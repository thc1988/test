==> flow/design.v <==
module	IORegister(Clock, Reset, Set, Enable, In, Out);
	parameter				Width = 				32,
							Initial =				{Width{1'bx}},
							AsyncReset =			0,
							AsyncSet =				0,
							ResetValue =			{Width{1'b0}},
							SetValue =				{Width{1'b1}};
	input					Clock, Enable, Reset, Set;
	input	[Width-1:0]		In;
	output reg [Width-1:0]	Out =					Initial  ;
	generate if (AsyncReset) begin:AR
		if (AsyncSet) begin:AS
			always @ (posedge Clock or posedge Reset or posedge Set) begin
				if (Reset) Out <=					ResetValue;
				else if (Set) Out <=				SetValue;
				else if (Enable) Out <=				In;
			end
		end else begin:SS
			always @ (posedge Clock or posedge Reset) begin
				if (Reset) Out <=					ResetValue;
				else if (Set) Out <=				SetValue;
				else if (Enable) Out <=				In;
			end
		end
	end else begin:SR
		if (AsyncSet) begin:AS
			always @ (posedge Clock or posedge Set) begin
				if (Reset) Out <=					ResetValue;
				else if (Set) Out <=				SetValue;
				else if (Enable) Out <=				In;
			end
		end else begin:SS
			always @ (posedge Clock) begin
				if (Reset) Out <=					ResetValue;
				else if (Set) Out <=				SetValue;
				else if (Enable) Out <=				In;
			end
		end
	end endgenerate
endmodule
module UART(
  input   Clock,
  input   Reset,
  input   [7:0] DataIn,
  input         DataInValid,
  output        DataInReady,
  output  [7:0] DataOut,
  output        DataOutValid,
  input         DataOutReady,
  input         SIn,
  output        SOut
);
  parameter ClockFreq =                   50_000_000;
  parameter BaudRate  =                   115_200;
  wire      SOutInt, SInInt;
  IORegister            #(.Width(         1),
                          .Initial(       1'b1))
                    txreg(.Clock(         Clock),
                          .Reset(         1'b0),
                          .Set(           Reset),
                          .Enable(        1'b1),
                          .In(            SOutInt),
                          .Out(           SOut)),
                    rxreg(.Clock(         Clock),
                          .Reset(         1'b0),
                          .Set(           Reset),
                          .Enable(        1'b1),
                          .In(            SIn),
                          .Out(           SInInt));
  UATransmit           #( .ClockFreq(     ClockFreq),
                          .BaudRate(      BaudRate))
              uatransmit( .Clock(         Clock),
                          .Reset(         Reset),
                          .DataIn(        DataIn),
                          .DataInValid(   DataInValid),
                          .DataInReady(   DataInReady),
                          .SOut(          SOutInt));
  UAReceive            #( .ClockFreq(     ClockFreq),
                          .BaudRate(      BaudRate))
               uareceive( .Clock(         Clock),
                          .Reset(         Reset),
                          .DataOut(       DataOut),
                          .DataOutValid(  DataOutValid),
                          .DataOutReady(  DataOutReady),
                          .SIn(           SInInt));
endmodule
module UAReceive(
  input   Clock,
  input   Reset,
  output  [7:0] DataOut,
  output        DataOutValid,
  input         DataOutReady,
  input         SIn
);
  function integer log2;
  input integer x;
  begin
    x = x-1;
    for (log2 = 0; x > 0; log2 = log2 + 1)
      x = x >> 1;
  end
endfunction
  parameter   ClockFreq         =   100_000_000;
  parameter   BaudRate          =   115_200;
  localparam  SymbolEdgeTime    =   ClockFreq / BaudRate;
  localparam  SampleTime        =   SymbolEdgeTime / 2;
  localparam  ClockCounterWidth =   log2(SymbolEdgeTime);
  wire                            SymbolEdge;
  wire                            Sample;
  wire                            Start;
  wire                            RXRunning;
  reg     [9:0]                   RXShift;
  reg     [3:0]                   BitCounter;
  reg     [ClockCounterWidth-1:0] ClockCounter;
  reg                             HasByte;
  assign  SymbolEdge   = (ClockCounter == SymbolEdgeTime - 1);
  assign  Sample        = ClockCounter == SampleTime;
  assign  Start         = !SIn && !RXRunning;
  assign  RXRunning     = BitCounter != 4'd0;
  assign  DataOut = RXShift[8:1];
  assign  DataOutValid = HasByte && !RXRunning;
  always @ (posedge Clock) begin
    ClockCounter <= (Start || Reset || SymbolEdge) ? 0 : ClockCounter + 1;
  end
  always @ (posedge Clock) begin
    if (Reset) begin
      BitCounter <= 0;
    end else if (Start) begin
      BitCounter <= 10;
    end else if (SymbolEdge && RXRunning) begin
      BitCounter <= BitCounter - 1;
    end
  end
  always @(posedge Clock) begin
    if (Sample && RXRunning) RXShift <= {SIn, RXShift[9:1]};
  end
  always @ (posedge Clock) begin
    if (Reset) HasByte <= 1'b0;
    else if (BitCounter == 1 && SymbolEdge) HasByte <= 1'b1;
    else if (DataOutReady) HasByte <= 1'b0;
  end
endmodule
module UATransmit(
  input   Clock,
  input   Reset,
  input   [7:0] DataIn,
  input         DataInValid,
  output        DataInReady,
  output        SOut
);
  function integer log2;
  input integer x;
  begin
    x = x-1;
    for (log2 = 0; x > 0; log2 = log2 + 1)
      x = x >> 1;
  end
endfunction
  parameter   ClockFreq         =   100_000_000;
  parameter   BaudRate          =   115_200;
  localparam  SymbolEdgeTime    =   ClockFreq / BaudRate;
  localparam  ClockCounterWidth =   log2(SymbolEdgeTime);
	wire	SymbolEdge;
	wire 	Start;
	wire	TXRunning;
	reg	[3:0]	BitCounter;
	reg	[9:0] TXShift;
	reg	[ClockCounterWidth-1 :0]	ClockCounter;
	reg	HasByte;
	assign SymbolEdge = (ClockCounter == SymbolEdgeTime - 1);
	assign Start = !SOut && !TXRunning;
	assign TXRunning = BitCounter != 4'd0;
	assign DataInReady = HasByte && !TXRunning;
	assign SOut = TXShift[0];
	always @ (posedge Clock) begin
		if (Reset) begin
			TXShift[0] <= 1'b1;
		end else if (DataInValid && DataInReady) begin
			TXShift <= {1'b1, DataIn, 1'b0};
		end else if (SymbolEdge && TXRunning && BitCounter >= 2) begin
			TXShift <= TXShift >> 1;
		end
		end
	always @ (posedge Clock) begin
		ClockCounter <= (Start || Reset || SymbolEdge) ? 0 : ClockCounter +1;
		end
	always @ (posedge Clock) begin
		if(Reset) begin
			BitCounter <= 0;
		end else if(Start) begin
			BitCounter <= 10;
		end else if(SymbolEdge && TXRunning) begin
			BitCounter <= BitCounter - 1;
		end
		end
	always @ (posedge Clock) begin
		if (Reset) HasByte <= 1'b1;
		else if (BitCounter == 1 && SymbolEdge) HasByte <= 1'b1;
		else if (DataInValid) HasByte <=1'b0;
	end
endmodule
## Reports on UART

The steps from the RTL of UART to its reports follow in flow order.
Lines are those of the file above, counted from 1.
Library cell names are shortened.
Not given: --

- Top: UART
- Clock: Clock
- Cell library: sky130hd
- Library corner: tt_025C_1v80

## Elaborated design

Source: Yosys, flattened and elaborated, memories not mapped. Widths are those after wreduce. Registers that Yosys merges into a memory's read port (data or address) are not register bits. Print and check cells do not count. Equal cells are merged and count once.

- Clocked read ports x word width: 0
- Bits of input ports: 13
- Bits in registers: 50
- Bits in read-only memories: 0
- Bits in latches: 0
- Bits in writable memories: 0
- Output and inout port bits: 11
- Memory cells: 0

- Eq/ne operators: 5
- Shift-type cells: 0
- Multipliers: 0
- Multiplexer cells: 10
- Bitwise logic cells: 1
- Divide/modulo/power cells: 0
- Add/subtract/negate cells: 4
- Magnitude comparators: 1
- Reduce/logical cells: 29

Operators with widths:

| cell | number |
|---|---|
| adder 9 x 1 -> 9 bit with constant B | 2 |
| == test 9 bit with constant B | 2 |
| two-way mux 4 bit | 4 |
| logical AND 1 bit | 11 |
| == test 9 x 8 -> 1 bit with constant B | 1 |
| two-way mux 9 bit | 1 |
| nonzero test 2 bit | 4 |
| subtractor 4 x 1 -> 4 bit with constant B | 2 |
| == test 4 x 1 -> 1 bit with constant B | 2 |
| nonzero test 4 bit | 2 |
| two-way mux 8 bit | 1 |
| OR reduction 2 bit | 3 |
| logical OR 1 bit | 4 |
| logical NOT 1 bit | 4 |
| >= comparator 4 x 2 -> 1 bit with constant B | 1 |
| two-way mux 1 bit | 4 |
| AND reduction 2 bit | 1 |
| inverter 1 bit | 1 |

## Logic depth

Yosys ltp: most cells in a row. Word level: on the elaborated netlist, between registers, memories and ports. Mapped: between sequential cells and ports; inverters and the memories' decode and read muxes count.

- Depth after elaboration: 6
- ABC_AREA: 0
- Gate-level depth with buffers: 7
- Depth with buffers taken out: 6

## Synthesis result

The flow's flattened synthesis, as Yosys stat reports it; memories are mapped. The netlist is that of the ABC_AREA named above (0 if unset); the other value can give another one.

Cell types:

| cell | number | area in all (µm²) |
|---|---|---|
| dfxtp_1 | 31 | 620.595 |
| edfxtp_1 | 18 | 540.518 |
| ha_1 | 11 | 137.632 |
| nor2_1 | 34 | 127.622 |
| xnor2_1 | 12 | 105.101 |
| mux2_2 | 8 | 90.086 |
| buf_4 | 8 | 60.058 |
| inv_1 | 12 | 45.043 |
| nor3_1 | 9 | 45.043 |
| nand3_1 | 7 | 35.034 |
| xor2_1 | 3 | 26.275 |
| a21oi_1 | 5 | 25.024 |
| nand4_1 | 4 | 25.024 |
| nand2_1 | 6 | 22.522 |
| a311o_1 | 2 | 20.019 |
| nor3b_4 | 1 | 18.768 |
| a211oi_1 | 2 | 15.014 |
| or4_1 | 2 | 15.014 |

Not listed: further types 26, cells in them 31.

- Flip-flop cells: 49
- Buffer cells: 13
- Cell area after synthesis: 2213.4 µm²
- Mapped cells: 206
- Sequential part of the area: 1161.1 µm²

The figures by module come from a second, unflattened synthesis with its own total; it is not the netlist above.

- Cells (unflattened synthesis): 208
- Area (unflattened synthesis): 2323.5 µm²

Each row is one instance without its submodules.

By module:

| module | cells | instances | area (µm²) |
|---|---|---|---|
| UATransmit | 100 | 1 | 1132.3 |
| UAReceive | 98 | 1 | 1106.1 |
| IORegister (Width=1, Initial=1) | 4 | 2 | 38.8 |
| UART | 2 | 1 | 7.5 |

## Path before layout

Path of least setup slack by OpenSTA after synthesis, without wires, with an ideal clock, recovery checks aside; 20% of the period is set as input and as output delay. Where synthesis merged equal registers, the netlist keeps one of their names.

- Kind: reg-to-reg
- Start point: register uareceive.ClockCounter[0]
- End point: register uareceive.RXShift[1]
- Setup time: 387 ps
- Arrival: 1765 ps
- Slack: 368 ps
- Data required time: 2133 ps
- Delay of the path: 2152 ps
- Stages: 4
- Clock period: 2520 ps
- Synthesis period reached: 2152 ps

"delay of the path" is the arrival time less input delay plus setup time.
"stages": output pins that drive a net of the path, with the launching flip-flop's if there is one; two outputs of one cell count as two.
"synthesis period reached" is the clock period less the worst setup slack; recovery checks do not enter. This is arithmetic on one report: input and output delays are still those of the set period (20% each).
The rows between start and end are the longest chain of elaborated cells between them; the timing report does not say that the signal goes this way. Where chains are equally long, one stands for them.
A line is the first line of the expression or statement that the cell stems from. Yosys adds cells for indexed reads and writes and turns some case tables into memories.

- Path through: dfxtp_1 -> ha_1 -> or4b_2 -> nor3_1
- Length of the longest elaborated chain: 2
- Elaborated cells between the ends (all ways): 2
- Classes of those cells: eq/ne (1); reduce/logical (1)

Ends and longest elaborated chain, post-synthesis:

| element | RTL line | RTL |
|---|---|---|
| from (decl) | 114 | `reg     [ClockCounterWidth-1:0] ClockCounter;` |
| from (assign) | 123 | `ClockCounter <= (Start \|\| Reset \|\| SymbolEdge) ? 0 : ClockCounter + 1;` |
| == test 9 x 8 -> 1 bit | 117 | `assign  Sample        = ClockCounter == SampleTime;` |
| logical AND 1 bit | 135 | `if (Sample && RXRunning) RXShift <= {SIn, RXShift[9:1]};` |
| to (assign) | 135 |  |
| to (decl) | 112 | `reg     [9:0]                   RXShift;` |

## Timing after layout

From the final timing report of entry A: the path of least setup slack in the routed layout; clock arrival at registers is part of the times.
The path's times are printed in steps of 10 ps; the period is the one set.

- Kind: reg-to-output
- Start point: register uareceive.BitCounter[0]
- End point: output port DataOutValid
- Arrival: 2160 ps
- Data required time: 2450 ps
- Stages: 6
- Slack: 290 ps
- Clock period: 3060 ps

The rows between start and end are the longest chain of elaborated cells between them; the timing report does not say that the signal goes this way. Where chains are equally long, one stands for them.
At most two assigning lines are given for a register; there are more.

- Path through: dfxtp_1 -> inv_1 -> ha_1 -> nor3b_1 -> and2_1 -> clkdlybuf4s50_1
- Length of the longest elaborated chain: 3
- Elaborated cells between the ends (all ways): 3
- Classes of those cells: reduce/logical (3)

Ends and longest elaborated chain, after layout:

| element | RTL line | RTL |
|---|---|---|
| from (decl) | 113 | `reg     [3:0]                   BitCounter;` |
| from (assign) | 127 | `BitCounter <= 0;` |
| from (assign) | 131 | `BitCounter <= BitCounter - 1;` |
| nonzero test 4 bit | 119 | `assign  RXRunning     = BitCounter != 4'd0;` |
| logical NOT 1 bit | 121 | `assign  DataOutValid = HasByte && !RXRunning;` |
| logical AND 1 bit | 121 |  |
| to (decl) | 48 | `output        DataOutValid,` |

==> results <==
Module UART, platform sky130hd: 2 stored runs of the flow (Yosys, OpenROAD) with differing settings, in no particular order. Input and output delays are each 20% of the period that was set; the output load is 0.01 pF.
"clock period reached" means the clock period less the worst setup slack. The figure is calculated, with input and output delays left at 20% of the set period.
By "worst setup path time" is meant the share of the clock period that the worst setup path is allowed (20% is reserved at inputs, 20% at outputs), minus its slack. Clock arrival times at its registers enter into it.
By "total power after layout" is meant OpenSTA's value without simulated activity: inputs other than the clock are taken to toggle once in ten clock periods, and the tool carries that through the logic.
"worst setup path time" is given in steps of 10 ps.

### Entry A

==> flow/run.sh <==
#!/bin/bash
# the make line also repeats the synthesis and layout settings of config.mk as NAME=value (left out here)
make -C /OpenROAD-flow-scripts/flow DESIGN_CONFIG=/design/flow/config.mk WORK_HOME=/design/flow/orfs CLKGATE_MAP_FILE= finish
==> flow/config.mk <==
export PLATFORM = sky130hd
export DESIGN_NAME = UART
export DESIGN_NICKNAME = UART
export VERILOG_FILES = /design/flow/design.v
export SDC_FILE = /design/flow/constraint.sdc
export NUM_CORES = 4
export LEC_CHECK = 0
export ABC_AREA = 0
export CAP_MARGIN = 10
export CELL_PAD_IN_SITES_DETAIL_PLACEMENT = 1
export CORE_MARGIN = 10
export CORE_UTILIZATION = 39
export CTS_CLUSTER_DIAMETER = 364
export GPL_ROUTABILITY_DRIVEN = 0
export PLACE_DENSITY_LB_ADDON = 0.21
export SLEW_MARGIN = 20
export TNS_END_PERCENT = 15
==> flow/constraint.sdc <==
create_clock -name core_clock -period 3.06 [get_ports {Clock}]
set_input_delay 0.6120 -clock core_clock [delete_from_list [all_inputs] [get_ports {Clock}]]
set_output_delay 0.6120 -clock core_clock [all_outputs]
set_load 0.01 [all_outputs]

Results of entry A:
- Area of the standard cells in the finished layout: 2560.0 µm²
- Total power after layout: 1.223 mW
- Worst setup path time: 2160 ps
- Worst setup path type: reg-to-output
- Synthesis area: 2213.4 µm²
- Worst hold slack: 434 ps
- Post-route setup TNS: 0 ps
- Die footprint: 9088.8 µm²
- Clock period reached: 2768 ps
- Worst slack on setup checks: 292 ps
- Utilization after layout: 46.5%

### Entry B

==> flow/run.sh <==
#!/bin/bash
# the make line also repeats the synthesis and layout settings of config.mk as NAME=value (left out here)
make -C /OpenROAD-flow-scripts/flow DESIGN_CONFIG=/design/flow/config.mk WORK_HOME=/design/flow/orfs CLKGATE_MAP_FILE= finish
==> flow/config.mk <==
export PLATFORM = sky130hd
export DESIGN_NAME = UART
export DESIGN_NICKNAME = UART
export VERILOG_FILES = /design/flow/design.v
export SDC_FILE = /design/flow/constraint.sdc
export NUM_CORES = 4
export LEC_CHECK = 0
export CAP_MARGIN = 0
export CORE_MARGIN = 2
export CORE_UTILIZATION = 45
export GPL_ROUTABILITY_DRIVEN = 1
export GPL_TIMING_DRIVEN = 1
export MIN_ROUTING_LAYER = met1
export PLACE_DENSITY_LB_ADDON = 0.28
export SETUP_SLACK_MARGIN = 0.1
export SLEW_MARGIN = 20
==> flow/constraint.sdc <==
create_clock -name core_clock -period 2.25 [get_ports {Clock}]
set_input_delay 0.4500 -clock core_clock [delete_from_list [all_inputs] [get_ports {Clock}]]
set_output_delay 0.4500 -clock core_clock [all_outputs]
set_load 0.01 [all_outputs]

Results of entry B:
- Area of the standard cells in the finished layout: 2642.5 µm²
- Total power after layout: 1.856 mW
- Worst setup path time: 1580 ps
- Worst setup path type: reg-to-output
- Synthesis area: 2213.4 µm²
- Worst hold slack: 439 ps
- Post-route setup TNS: 0 ps
- Die footprint: 5495.3 µm²
- Clock period reached: 2034 ps
- Worst slack on setup checks: 216 ps
- Utilization after layout: 55.9%
